==> flow/design.v <==
module design_24 #(
  parameter W = 20
)(
  input              clk,
  input              rst_n,
  input              start,
  input      [W-1:0] a,
  input      [W-1:0] b,
  output     [W-1:0] y,
  output             valid
);
  reg [W-1:0] a_q, b_q;
  wire [W-1:0] y_c;
  always @(posedge clk or negedge rst_n) begin
    if (!rst_n) begin
      a_q <= {W{1'b0}};
      b_q <= {W{1'b0}};
    end else begin
      a_q <= a;
      b_q <= b;
    end
  end
  design_24_core #(.W(W)) u_core (.a_q(a_q), .b_q(b_q), .y_c(y_c));
  design_24_ctrl           u_ctrl (.clk(clk), .rst_n(rst_n), .start(start), .valid(valid));
  assign y = y_c;
endmodule
module design_24_core #(
  parameter W = 20
)(
  input      [W-1:0] a_q,
  input      [W-1:0] b_q,
  output reg [W-1:0] y_c
);
  always @* begin
    y_c = a_q + b_q + 1'b1;
  end
endmodule
module design_24_ctrl(
  input  clk,
  input  rst_n,
  input  start,
  output reg valid
);
  reg start_q;
  always @(posedge clk or negedge rst_n) begin
    if (!rst_n) begin
      valid <= 1'b0;
      start_q <= 1'b0;
    end else begin
      start_q <= start;
      valid <= start;
    end
  end
endmodule
# From RTL to reports: design_24

The steps from the RTL of design_24 to its reports follow in flow order.
Lines are those of the file above, counted from 1.
Operators: Yosys type, input widths -> output width; for muxes data width and select width s.
Library cell names are shortened.
The mark - stands for no value.

Top: design_24
Clock: clk
Standard-cell library: sky130hd
Corner: tt_025C_1v80

# Word level

Yosys after proc, flatten, opt, wreduce and memory -nomap, before mapping. Enables and synchronous resets that opt folds into registers are not counted as muxes. Memory bits, and registers merged into a memory's read port (data or address), are not among the register bits. Print and check cells are not counted. Equal cells are merged and count once.

Multiplexer cells: 0
Reductions and logical operators: 0
$lt $le $gt $ge: 0
Bitwise operators: 0
Div/mod/pow operators: 0
Shift-type cells: 0
$mul: 0
$add $sub $neg: 2
Equality and inequality tests: 0

Operator list:

| cell                  | number |
| $add 20x1->20 const B | 1 |
| $add 20x20->20        | 1 |

Elaborated cells: 5
Output and inout bits: 21
Memories kept: 0
Clocked read ports x word width: 0
Memory bits (writable): 0
Register bits after elaboration: 41
Bits in latches: 0
Memory bits (read-only): 0

# Logic depth

Depth = most cells in a row (Yosys ltp): at word level without a register or memory, in the mapped netlist without a sequential cell, where the memories' decode and read muxes count.

Depth after elaboration: 2
ABC_AREA: 0
Mapped depth: 11
Depth with buffers taken out: 11

# Netlist

Yosys stat after the flow's synthesis: flattened, memories mapped to cells. It holds for the ABC_AREA given above (unset counts as 0); a run with the other value may have another netlist.
The area totals of this step are shown rounded.

Area of sequential cells: 1000 um2
Buffer cells: 1
Mapped flip-flops: 41
Cells in the netlist: 158
Synthesis area: 1900 um2

Cell types:

| type     | number | area in all (um2) |
| dfrtp_1  | 41     | 1.03E+03 |
| ha_1     | 19     | 237.728 |
| xnor2_1  | 11     | 96.342 |
| a21oi_1  | 14     | 70.067 |
| xor2_1   | 5      | 43.792 |
| o21ai_0  | 8      | 40.038 |
| o21a_1   | 5      | 37.536 |
| a41oi_2  | 2      | 32.531 |
| a21o_1   | 4      | 30.029 |
| nand2_1  | 7      | 26.275 |
| nor4b_4  | 1      | 23.773 |
| nor2_1   | 6      | 22.522 |
| fa_1     | 1      | 20.019 |
| and2_1   | 3      | 18.768 |
| inv_1    | 5      | 18.768 |
| a21oi_2  | 2      | 17.517 |
| a211oi_1 | 2      | 15.014 |
| o21ai_1  | 3      | 15.014 |

Not listed: further types 16, cells in them 19.
The figures by module come from a second, unflattened synthesis with its own total; it is not the netlist above.

Cell total of the unflattened synthesis: 196
Area total of the unflattened synthesis: 2100 um2

Each row is one instance without its submodules.

Modules:

| module                 | cells | area (um2) | seq. area (um2) | instances |
| design_24_core #(W=20) | 155   | 1100       | 0.0             | 1 |
| design_24              | 40    | 1000       | 1000            | 1 |
| design_24_ctrl         | 1     | 25         | 25              | 1 |

# Path before layout

Path of least setup slack by OpenSTA after synthesis, without wires, with an ideal clock, recovery checks aside; 20% of the period is set as input and as output delay. Where synthesis merged equal registers, the netlist keeps one of their names.

Path kind: flip-flop to output port
Start: register a_q[0]
End: output port y[18]
Launch time at the first pin: 0.000 ns
Required time: 2.064 ns
Path delay: 2.146 ns
Setup slack: -0.082 ns
Arrival time: 2.146 ns
Stages: 12
Period: 2.58 ns
Synthesis period reached: 2.662 ns

"path delay" is the arrival time less input delay plus setup time.
At an output port there is no setup time.
"stages" counts driving pins, that of a launching flip-flop among them; a cell with two outputs on the path counts twice.
"synthesis period reached" = period - worst setup slack (recovery checks aside). The figure is calculated, with input and output delays left at 20% of the set period.
The rows between start and end are the longest chain of elaborated cells between them; the timing report does not say that the signal goes this way. Where chains are equally long, one stands for them.
Each line given opens the expression or statement behind the cell; cells for indexed reads and writes are added by Yosys, which also makes memories of some case tables.

Cell sequence: dfrtp_1 -> inv_1 -> ha_1 -> inv_1 -> fa_1 -> a211oi_1 -> nor2_1 -> o22ai_2 -> nor3_1 -> a221o_1 -> a21oi_2 -> xnor2_1
Length of the longest elaborated chain: 2
Elaborated cells between the ends (all ways): 2
Source lines of those cells: 1

Ends and longest elaborated chain, post-synthesis:

| item           | line | source |
| from (decl)    | 12   | `reg [W-1:0] a_q, b_q;` |
| from (assign)  | 16   | `a_q <= {W{1'b0}};` |
| from (assign)  | 19   | `a_q <= a;` |
| $add 20x20->20 | 35   | `y_c = a_q + b_q + 1'b1;` |
| $add 20x1->20  | 35   |  |
| to (decl)      | 9    | `output     [W-1:0] y,` |

# Path in the finished layout

Path of least setup slack in the final report of flow run 1 (OpenROAD, finished layout, wires in). Where an end is a register, its clock arrival counts in the times.

Path kind: flip-flop to output port
Start: register a_q[0]
End: output port y[18]
Setup slack: -0.71 ns
Period: 2.31 ns
Arrival time: 2.56 ns
Launch time at the first pin: 0.30 ns
Required time: 1.85 ns
Stages: 13

The rows between start and end are the longest chain of elaborated cells between them; the timing report does not say that the signal goes this way. Where chains are equally long, one stands for them.

Cell sequence: dfrtp_1 -> inv_1 -> ha_2 -> inv_2 -> fa_2 -> a211oi_2 -> nor2_1 -> o22ai_2 -> nor3_2 -> a221o_1 -> a21oi_2 -> xnor2_2 -> buf_2
Length of the longest elaborated chain: 2
Elaborated cells between the ends (all ways): 2
Source lines of those cells: 1

Ends and longest elaborated chain, after layout:

| item           | line | source |
| from (decl)    | 12   | `reg [W-1:0] a_q, b_q;` |
| from (assign)  | 16   | `a_q <= {W{1'b0}};` |
| from (assign)  | 19   | `a_q <= a;` |
| $add 20x20->20 | 35   | `y_c = a_q + b_q + 1'b1;` |
| $add 20x1->20  | 35   |  |
| to (decl)      | 9    | `output     [W-1:0] y,` |

## Implementation results

Design design_24 on sky130hd. What follows are 2 stored runs of the flow, each under its own settings; their order means nothing. The constraints put input and output delay at 20% of the set period each and load the outputs with 0.01 pF.
By "period achieved" is meant the clock period of the run minus its worst setup slack. This is arithmetic on one report: input and output delays are still those of the set period (20% each).
"time on the worst setup path" is the time allowed to the run's worst setup path (the clock period less input and output delay, where it has them) less its slack. Clock arrival times count: a late capture clock shortens it, a late launch clock lengthens it.
By "power" is meant OpenSTA's value without simulated activity: inputs other than the clock are taken to toggle once in ten clock periods, and the tool carries that through the logic.
Measured values are rounded.
Among the settings, n/a means not set for that run.

| item                                 | flow run 1               | flow run 2               |
| period_ns                            | 2.31                     | 1.87                     |
| CAP_MARGIN                           | 20                       | 20                       |
| CORE_MARGIN                          | 2                        | 2                        |
| CORE_UTILIZATION                     | 40                       | 22                       |
| SLEW_MARGIN                          | 20                       | 20                       |
| PLACE_DENSITY                        | n/a                      | 0.5                      |
| CORE_ASPECT_RATIO                    | n/a                      | 0.93                     |
| CELL_PAD_IN_SITES_GLOBAL_PLACEMENT   | n/a                      | 3                        |
| ABC_AREA                             | n/a                      | 1                        |
| GPL_ROUTABILITY_DRIVEN               | n/a                      | 0                        |
| CTS_CLUSTER_DIAMETER                 | n/a                      | 385                      |
| netlist area reported by Yosys (um2) | 1900                     | 2200                     |
| area of the die (um2)                | 5400                     | 11000                    |
| std-cell area (final layout) (um2)   | 3100                     | 4000                     |
| utilization after routing            | 0.67                     | 0.4                      |
| smallest setup slack (ns)            | -0.71                    | -0.49                    |
| sum of negative setup slack (ns)     | -7.9                     | -6.7                     |
| power (mW)                           | 1.9                      | 2.7                      |
| period achieved (ns)                 | 3.019                    | 2.362                    |
| time on the worst setup path (ns)    | 2.56                     | 1.99                     |
| critical path type                   | flip-flop to output port | flip-flop to output port |
